==> flow/design.v <==
`timescale 1ns / 1ps
module debouncer(
    input clk,
    input In0,  
    input In1,
    output reg Out0,  
    output reg Out1
    );
	parameter delay_time = 19;  
    reg [4:0]count0, count1;  
    reg Iv0=0,Iv1=0;
    reg out0, out1;
always@(posedge(clk))
begin
	if (In0==Iv0) 
		begin
			if (count0==delay_time)  
				begin
					Out0<=In0;  
				end
			else count0<=count0+1; 
		end
	else 
		begin
			count0<= "00000";  
			Iv0<=In0; 		 
		end
	if (In1==Iv1)   
		begin
			if (count1==delay_time)
				begin
					Out1<=In1;
				end
			else count1<=count1+1;
		end
	else 
		begin
			count1<= "00000";
			Iv1<=In1;
		end
end
endmodule
# --- Reports on debouncer ---
# The steps from the RTL of debouncer to its reports follow in flow order.
# Lines are those of the file above, counted from 1.
# Operators carry their Yosys type and port widths (W data, S select, Z words).
setup:
  design: "debouncer"
  clock_port: "clk"
  cell_library: "sky130hd"
  corner: "tt_025C_1v80"

# --- After elaboration ---
# Counts by Yosys on the flattened word-level netlist (proc, flatten, opt, wreduce; memories kept). Register bits leave out memories and registers merged into their read ports (data or address); mux counts leave out enables and synchronous resets folded into registers. Print and check cells are left out. Cells with the same type and inputs are merged into one.
word_totals:
  wordCells: 14
  output_inout_bits: 2
  reg_bits: 14
  in_bits: 3
op_classes:
  n_reduce_logical: 2
  eq_ne: 4
  addsub: 2
ops:
  columns: ["operator", "n"]
  rows:
  - ["$add A5 B1 Y5 const B", 2]
  - ["$eq A5 B5 Y1 const B", 2]
  - ["$reduce_and A2 Y1", 2]
  - ["$eq A1 B1 Y1", 2]

# --- Depth ---
# Depth = most cells in a row (Yosys ltp): at word level without a register or memory, in the mapped netlist without a sequential cell, where the memories' decode and read muxes count.
depth:
  word_depth: 2
  abc_area: 0
  depth_mapped: 4
  depth_no_buf: 4

# --- Netlist ---
# The flow's flattened synthesis, as Yosys stat reports it; memories are mapped. The netlist is that of the ABC_AREA named above (0 if unset); the other value can give another one.
# Totals and module areas in this step are rounded.
synth_totals:
  cells: 47
  buf_cells: 0
  mapped_area_um2: 563
  seq_area_um2: 320
  ffs: 14
types:
  columns: ["cell_type", "n", "type_area_um2"]
  rows:
  - ["sky130_fd_sc_hd__dfxtp_1", 10, 200.192]
  - ["sky130_fd_sc_hd__edfxtp_1", 4, 120.115]
  - ["sky130_fd_sc_hd__xor2_1", 7, 61.309]
  - ["sky130_fd_sc_hd__nor2_1", 8, 30.029]
  - ["sky130_fd_sc_hd__xnor2_1", 3, 26.275]
  - ["sky130_fd_sc_hd__ha_1", 2, 25.024]
  - ["sky130_fd_sc_hd__mux2i_1", 2, 20.019]
  - ["sky130_fd_sc_hd__nand3_1", 4, 20.019]
  - ["sky130_fd_sc_hd__nand2b_1", 3, 18.768]
  - ["sky130_fd_sc_hd__and4bb_4", 1, 16.266]
  - ["sky130_fd_sc_hd__nand4bb_1", 1, 11.261]
  - ["sky130_fd_sc_hd__nor2b_2", 1, 8.758]
  - ["sky130_fd_sc_hd__nor3_1", 1, 5.005]

# --- Path before layout ---
# OpenSTA on the mapped netlist: ideal clock, no wires. The path of least setup slack (recovery checks aside). Input and output delay are each 20% of the period. Register names are those of the netlist, which keeps one name where synthesis merged equal registers.
synth_path:
  path_kind: "reg-to-reg"
  startpoint: "reg count0[0]"
  endpoint: "reg Out0"
  path_stages: 4
  path_buffers: 0
  delay_ns: 1.235
  launch_ns: 0.000
  setup_time_ns: 0.295
  required_time_ns: 0.975
  path_slack_ns: 0.035
  period_ns: 1.27
  arrival_time_ns: 0.940
  period_less_setup_slack_ns: 1.235
# "delay_ns" = arrival - input delay + setup time.
# "path_stages" counts driving pins, that of a launching flip-flop among them; a cell with two outputs on the path counts twice.
# "period_less_setup_slack_ns" is the clock period less the worst setup slack; recovery checks do not enter. This is arithmetic on one report: input and output delays are still those of the set period (20% each).
# The rows between start and end are the longest chain of elaborated cells between them; the timing report does not say that the signal goes this way. Where chains are equally long, one stands for them.
# Each line given opens the expression or statement behind the cell; cells for indexed reads and writes are added by Yosys, which also makes memories of some case tables.
synth_via:
  path_cell_list: "sky130_fd_sc_hd__dfxtp_1 -> sky130_fd_sc_hd__ha_1 -> sky130_fd_sc_hd__and4bb_4 -> sky130_fd_sc_hd__nor2b_2"
  elab_chain_len: 2
  cells_between: 2
  lines_between: 1
  classes_between: "1 x eq/ne; 1 x reduce/logical"
synth_rtl:
  columns: ["item", "line_no", "rtl"]
  rows:
  - ["start: declaration", 10, "reg [4:0]count0, count1;"]
  - ["start: assignment", 21, "else count0<=count0+1;"]
  - ["start: assignment", 25, "count0<= \"00000\";"]
  - ["$eq A5 B5 Y1", 17, "if (count0==delay_time)"]
  - ["$reduce_and A2 Y1", null, null]
  - ["end: assignment", 19, "Out0<=In0;"]
  - ["end: declaration", 6, "output reg Out0,"]

# --- Worst path after layout ---
# Path of least setup slack in the final report of run B (OpenROAD, finished layout, wires in). Where an end is a register, its clock arrival counts in the times.
layout_path:
  path_kind: "reg-to-reg"
  startpoint: "reg count0[0]"
  endpoint: "reg Out0"
  path_stages: 4
  launch_ns: 0.28
  path_buffers: 0
  setup_time_ns: 0.27
  arrival_time_ns: 1.18
  required_time_ns: 1.25
  period_ns: 1.25
  path_slack_ns: 0.07
# The rows between start and end are the longest chain of elaborated cells between them; the timing report does not say that the signal goes this way. Where chains are equally long, one stands for them.
layout_via:
  path_cell_list: "sky130_fd_sc_hd__dfxtp_2 -> sky130_fd_sc_hd__ha_4 -> sky130_fd_sc_hd__and4bb_4 -> sky130_fd_sc_hd__nor2b_4"
  elab_chain_len: 2
  cells_between: 2
  lines_between: 1
  classes_between: "1 x eq/ne; 1 x reduce/logical"
layout_rtl:
  columns: ["item", "line_no", "rtl"]
  rows:
  - ["start: declaration", 10, "reg [4:0]count0, count1;"]
  - ["start: assignment", 21, "else count0<=count0+1;"]
  - ["start: assignment", 25, "count0<= \"00000\";"]
  - ["$eq A5 B5 Y1", 17, "if (count0==delay_time)"]
  - ["$reduce_and A2 Y1", null, null]
  - ["end: assignment", 19, "Out0<=In0;"]
  - ["end: declaration", 6, "output reg Out0,"]

==> results <==
Design debouncer on sky130hd. What follows are 2 stored runs of the flow, each under its own settings; their order means nothing. The constraints put input and output delay at 20% of the set period each and load the outputs with 0.01 pF.
"achievedPeriod_ns" is the run's clock period less its worst setup slack. It is reckoned from that one timing run; input and output delays stay at 20% of the period that was set.
By "critical_path_time_ns" is meant the share of the clock period that the worst setup path is allowed (20% is reserved at inputs, 20% at outputs), minus its slack. Clock arrival times at its registers enter into it.
By "power_mw" is meant OpenSTA's value without simulated activity: inputs other than the clock are taken to toggle once in ten clock periods, and the tool carries that through the logic.
Measured values are rounded.

--- run A ---
==> flow/run.sh <==
#!/bin/bash
# the make line also repeats the synthesis and layout settings of config.mk as NAME=value (left out here)
make -C /OpenROAD-flow-scripts/flow DESIGN_CONFIG=/design/flow/config.mk WORK_HOME=/design/flow/orfs CLKGATE_MAP_FILE= finish
==> flow/config.mk <==
export PLATFORM = sky130hd
export DESIGN_NAME = debouncer
export DESIGN_NICKNAME = debouncer
export VERILOG_FILES = /design/flow/design.v
export SDC_FILE = /design/flow/constraint.sdc
export NUM_CORES = 4
export LEC_CHECK = 0
export CAP_MARGIN = 20
export CORE_ASPECT_RATIO = 0.73
export CORE_MARGIN = 7
export CORE_UTILIZATION = 61
export CTS_CLUSTER_DIAMETER = 321
export GPL_ROUTABILITY_DRIVEN = 1
export GPL_TIMING_DRIVEN = 0
export SETUP_SLACK_MARGIN = 0.12
export SLEW_MARGIN = 20
==> flow/constraint.sdc <==
create_clock -name core_clock -period 2.24 [get_ports {clk}]
set_input_delay 0.4480 -clock core_clock [delete_from_list [all_inputs] [get_ports {clk}]]
set_output_delay 0.4480 -clock core_clock [all_outputs]
set_load 0.01 [all_outputs]

==> results, as YAML <==
outcome: "did not finish, floorplanning stopped with PDN-0185"

--- run B ---
==> flow/run.sh <==
#!/bin/bash
# the make line also repeats the synthesis and layout settings of config.mk as NAME=value (left out here)
make -C /OpenROAD-flow-scripts/flow DESIGN_CONFIG=/design/flow/config.mk WORK_HOME=/design/flow/orfs CLKGATE_MAP_FILE= finish
==> flow/config.mk <==
export PLATFORM = sky130hd
export DESIGN_NAME = debouncer
export DESIGN_NICKNAME = debouncer
export VERILOG_FILES = /design/flow/design.v
export SDC_FILE = /design/flow/constraint.sdc
export NUM_CORES = 4
export LEC_CHECK = 0
export CAP_MARGIN = 20
export CORE_MARGIN = 2
export CORE_UTILIZATION = 40
export SETUP_SLACK_MARGIN = 0.19
export SLEW_MARGIN = 20
==> flow/constraint.sdc <==
create_clock -name core_clock -period 1.25 [get_ports {clk}]
set_input_delay 0.2500 -clock core_clock [delete_from_list [all_inputs] [get_ports {clk}]]
set_output_delay 0.2500 -clock core_clock [all_outputs]
set_load 0.01 [all_outputs]

==> results, as YAML <==
results:
  post_route_util_frac: 0.613
  synthesis_area_um2: 563
  fin_tns_ns: 0.000
  hold_ws_ns: 0.412
  layout_stdcell_area_um2: 798
  die_area_um2: 1720
  power_mw: 1.44
  final_setup_ws_ns: 0.073
  critical_path_time_ns: 1.18
  timing.worst_path_kind: "reg-to-reg"
  achievedPeriod_ns: 1.177
